==> flow/design.v <==
module decoder(
    input clk,           
    input reset,         
    input [12:0] W,      
    output [6:0] A, B,   
    output done          
	 );
    wire [12:0] qA, qB;      
    wire [6:0] modA, modB;   
    assign modA [6:0] = 7'd80;
    assign modB [6:0] = 7'd81;
    wire doneA, doneB;       
    assign done = doneA && doneB;
    general_divider #(.WIDTH_A(13), .WIDTH_B(7)) dA (.clk(clk), .reset(reset), .A(W),.B(modA),.Q(qA), .R(A), .done(doneA)); 
    general_divider #(.WIDTH_A(13), .WIDTH_B(7)) dB (.clk(clk), .reset(reset), .A(W),.B(modB),.Q(qB), .R(B), .done(doneB)); 
endmodule 
module general_divider #(
                        parameter WIDTH_A=4,
                        parameter WIDTH_B=4
                    ) (
                        input clk,reset, 
                        input [(WIDTH_A-1):0] A,
                        input [(WIDTH_B-1):0] B,
                        output [(WIDTH_A-1):0] Q, 
                        output [(WIDTH_B-1):0] R,
                        output reg done							 
    );
    localparam n = 2*WIDTH_A;
    reg [(n-1):0] ra;
    reg [(WIDTH_A-1):0] c;
    assign Q = ra[0+:WIDTH_A];
    assign R = ra[WIDTH_A+:WIDTH_B];
    always @ (posedge clk) begin
            if (reset) begin
                c <= 0;
                done <= 0;
                ra <= {{WIDTH_A{1'b0}}, A};
            end
            else
                if (!done) begin      
                c<=c+1'b1;
                if ( ra[ (WIDTH_A-1) +:WIDTH_A] >= B )  ra <= ( (ra<<1) - { B, {WIDTH_A{1'b0}} } ) | ( { {(n-1){1'b0}}, 1'b1} );
                else ra <= (ra<<1) | ({n{1'b0}});  
                if (c== (WIDTH_A-1) ) done <= 1;
            end
    end
    endmodule
======== Reports on decoder ========
The steps from the RTL of decoder to its reports follow in flow order.
Lines are those of the file above, counted from 1.
Operators: Yosys type, input widths -> output width; for muxes data width and select width s.
Library cell names are shortened.
The mark - stands for no value.
set-up
  top ..................................... decoder
  clock port .............................. clk
  library ................................. sky130hd
  timing corner ........................... tt_025C_1v80

======== Elaborated design ========
Yosys after proc, flatten, opt, wreduce and memory -nomap, before mapping. Memory bits, and registers merged into a memory's read port (data or address), are not among the register bits. Print and check cells are not counted. Equal cells are merged and count once.
word-level totals
  flip-flop bits (word level) ............. 78
  output and inout bits ................... 15
  elaborated cells ........................ 29
operators by class
  $add $sub $neg .......................... 4
  order comparisons ....................... 2
  equality and inequality tests ........... 4
  muxes and demuxes ....................... 10
  reductions and logical operators ........ 1
operator list
  kind                    count
  $mux 13                 4
  $sub 25x20->25 const B  2
  $mux 25                 2
  $add 13x1->13 const B   2
  $eq 13x4->1 const B     2
  $ge 13x7->1 const B     2
  $ne 2x2->1 const B      2
  $mux 1                  4
  $logic_and 1x1->1       1

======== Logic depth ========
Yosys ltp: most cells in a row. Word level: on the elaborated netlist, between registers, memories and ports. Mapped: between sequential cells and ports; inverters and the memories' decode and read muxes count.
logic depth
  word-level depth ........................ 4
  ABC_AREA ................................ 0
  gate-level depth with buffers ........... 8
  mapped depth without buffers ............ 7

======== Mapped cells and area ========
The flow's flattened synthesis, as Yosys stat reports it; memories are mapped. The netlist is that of the ABC_AREA named above (0 if unset); the other value can give another one.
cells by type
  cell type  count  area in all (um2)
  dfxtp_1    52     1.04E+03
  edfxtp_1   26     780.749
  xnor2_1    20     175.168
  nor2_1     43     161.405
  inv_1      42     157.651
  o21ai_0    30     150.144
  xor2_1     14     122.618
  buf_4      14     105.101
  nand2_1    28     105.101
  ha_1       8      100.096
  mux2i_1    8      80.077
  a21oi_1    12     60.058
  a2111oi_4  2      55.053
  nand3_1    10     50.048
  a211oi_1   6      45.043
  nor4_1     6      37.536
  o21a_1     5      37.536
  nor3_1     7      35.034
Other cell types: 36; their cells: 83.
synthesis totals
  standard cells after synthesis .......... 416
  mapped area ............................. 3858.7 um2
  area of sequential cells ................ 1821.7 um2
  flip-flop cells ......................... 78
The figures by module come from a second, unflattened synthesis with its own total; it is not the netlist above.
second synthesis, totals
  cell total of the unflattened synthesis .. 503
  area total of the unflattened synthesis .. 4703.3 um2
Each row is one instance without its submodules.
modules
  module           times used  cells  area (um2)  seq. area (um2)
  general_divider  2           250    2344.7      910.9
  decoder          1           3      13.8        0.0

======== Path before layout ========
OpenSTA on the mapped netlist: ideal clock, no wires. The path of least setup slack (recovery checks aside). Input and output delay are each 20% of the period. Register names are those of the netlist, which keeps one name where synthesis merged equal registers.
timing path after synthesis
  kind .................................... register to register
  from .................................... register dB.ra[13]
  to ...................................... register dB.ra[0]
  clock period ............................ 1.88 ns
  library setup time ...................... 0.254 ns
  launch time at the first pin ............ 0.000 ns
  arrival time ............................ 1.731 ns
  path slack .............................. -0.106 ns
  path delay .............................. 1.985 ns
  driving pins on the path ................ 8
  path buffers ............................ 1
  synthesis period reached ................ 1.986 ns
"path delay" is the arrival time less input delay plus setup time.
"driving pins on the path" counts driving pins, that of a launching flip-flop among them; a cell with two outputs on the path counts twice.
"synthesis period reached" = period - worst setup slack (recovery checks aside). The figure is calculated, with input and output delays left at 20% of the set period.
The rows between start and end are the longest chain of elaborated cells between them; the timing report does not say that the signal goes this way. Where chains are equally long, one stands for them.
A line is the first line of the expression or statement that the cell stems from. Yosys adds cells for indexed reads and writes and turns some case tables into memories.
At most two assigning lines are given for a register; there are more.
on the way, after synthesis
  cells stage by stage .................... dfxtp_1 > inv_1 > ha_1 > and4b_1 > a2111oi_4 > buf_6 > nand2_1 > o21a_1
  cells in the longest elaborated chain ... 4
  elaborated cells on any way between the ends .. 4
  RTL lines with such cells ............... 3
RTL lines, path after synthesis
  item             line  text
  start, declared  29    reg [(n-1):0] ra;
  start, assigned  37    ra <= {{WIDTH_A{1'b0}}, A};
  start, assigned  42    if ( ra[ (WIDTH_A-1) +:WIDTH_A] >= B )  ra <= ( (ra<<1) - { B, {WIDTH_A{1'b0}} } ) | ( { {(n-1){1'b0}}, 1'b1} ...
  $ge 13x7->1      42
  $mux 25          42
  $mux 13          40    if (!done) begin
  $mux 13          34    if (reset) begin
  end, assigned    37
  end, assigned    42
  end, declared    29

======== Path in the finished layout ========
Path of least setup slack in the final report of flow run A (OpenROAD, finished layout, wires in). Where an end is a register, its clock arrival counts in the times.
timing path after layout
  kind .................................... register to output
  from .................................... register dB.ra[14]
  to ...................................... output port B[1]
  clock period ............................ 2.05 ns
  output delay ............................ 0.41 ns
  launch time at the first pin ............ 0.34 ns
  arrival time ............................ 1.50 ns
  path slack .............................. 0.14 ns
  driving pins on the path ................ 3
  path buffers ............................ 2
At most two assigning lines are given for a register; there are more.
on the way, after layout
  cells stage by stage .................... dfxtp_1 > buf_4 > clkdlybuf4s50_1
  cells in the longest elaborated chain ... 0
  elaborated cells on any way between the ends .. 0
  RTL lines with such cells ............... 0
RTL lines, path after layout
  item             line  text
  start, declared  29    reg [(n-1):0] ra;
  start, assigned  37    ra <= {{WIDTH_A{1'b0}}, A};
  start, assigned  42    if ( ra[ (WIDTH_A-1) +:WIDTH_A] >= B )  ra <= ( (ra<<1) - { B, {WIDTH_A{1'b0}} } ) | ( { {(n-1){1'b0}}, 1'b1} ...
  end, declared    5     output [6:0] A, B,

Flow measurements of decoder on sky130hd: 2 stored runs with different settings, listed in no order. Input and output delays are each 20% of the period that was set; the output load is 0.01 pF.
"worst setup path time (ns)" means the part of the period allowed to the worst setup path (the constraints hold back 20% at inputs and 20% at outputs) less its slack; where the path has registers, the arrival times of their clocks count too.
"finish__power__total": no workload was simulated; the value follows from the tool's default switching activity.

Flow files of flow run A
==> flow/run.sh <==
#!/bin/bash
# the make line also repeats the synthesis and layout settings of config.mk as NAME=value (left out here)
make -C /OpenROAD-flow-scripts/flow DESIGN_CONFIG=/design/flow/config.mk WORK_HOME=/design/flow/orfs CLKGATE_MAP_FILE= finish
==> flow/config.mk <==
export PLATFORM = sky130hd
export DESIGN_NAME = decoder
export DESIGN_NICKNAME = decoder
export VERILOG_FILES = /design/flow/design.v
export SDC_FILE = /design/flow/constraint.sdc
export NUM_CORES = 4
export LEC_CHECK = 0
export CAP_MARGIN = 20
export CORE_MARGIN = 2
export CORE_UTILIZATION = 63
export SLEW_MARGIN = 20
==> flow/constraint.sdc <==
create_clock -name core_clock -period 2.05 [get_ports {clk}]
set_input_delay 0.4100 -clock core_clock [delete_from_list [all_inputs] [get_ports {clk}]]
set_output_delay 0.4100 -clock core_clock [all_outputs]
set_load 0.01 [all_outputs]

report of flow run A
yosys chip area after synthesis (um^2): 3858.7
finish__design__die__area: 6766.7
finish__design__instance__utilization: 0.7441
finish__timing__setup__ws: 0.141
finish__timing__setup__tns: 0.000
finish__timing__hold__ws: 0.450
finish__power__total: 4.948e-03
worst setup path time (ns): 1.50
worst setup path kind: register to output

Flow files of flow run B
==> flow/run.sh <==
#!/bin/bash
# the make line also repeats the synthesis and layout settings of config.mk as NAME=value (left out here)
make -C /OpenROAD-flow-scripts/flow DESIGN_CONFIG=/design/flow/config.mk WORK_HOME=/design/flow/orfs CLKGATE_MAP_FILE= finish
==> flow/config.mk <==
export PLATFORM = sky130hd
export DESIGN_NAME = decoder
export DESIGN_NICKNAME = decoder
export VERILOG_FILES = /design/flow/design.v
export SDC_FILE = /design/flow/constraint.sdc
export NUM_CORES = 4
export LEC_CHECK = 0
export CAP_MARGIN = 20
export CELL_PAD_IN_SITES_DETAIL_PLACEMENT = 1
export CORE_MARGIN = 2
export CORE_UTILIZATION = 22
export CTS_CLUSTER_DIAMETER = 174
export GPL_ROUTABILITY_DRIVEN = 1
export MAX_ROUTING_LAYER = met5
export SLEW_MARGIN = 20
==> flow/constraint.sdc <==
create_clock -name core_clock -period 2.55 [get_ports {clk}]
set_input_delay 0.5100 -clock core_clock [delete_from_list [all_inputs] [get_ports {clk}]]
set_output_delay 0.5100 -clock core_clock [all_outputs]
set_load 0.01 [all_outputs]

report of flow run B
yosys chip area after synthesis (um^2): 3858.7
finish__design__die__area: 18614.5
finish__design__instance__utilization: 0.2674
finish__timing__setup__ws: 0.228
finish__timing__setup__tns: 0.000
finish__timing__hold__ws: 0.463
finish__power__total: 4.413e-03
worst setup path time (ns): 2.32
worst setup path kind: register to register
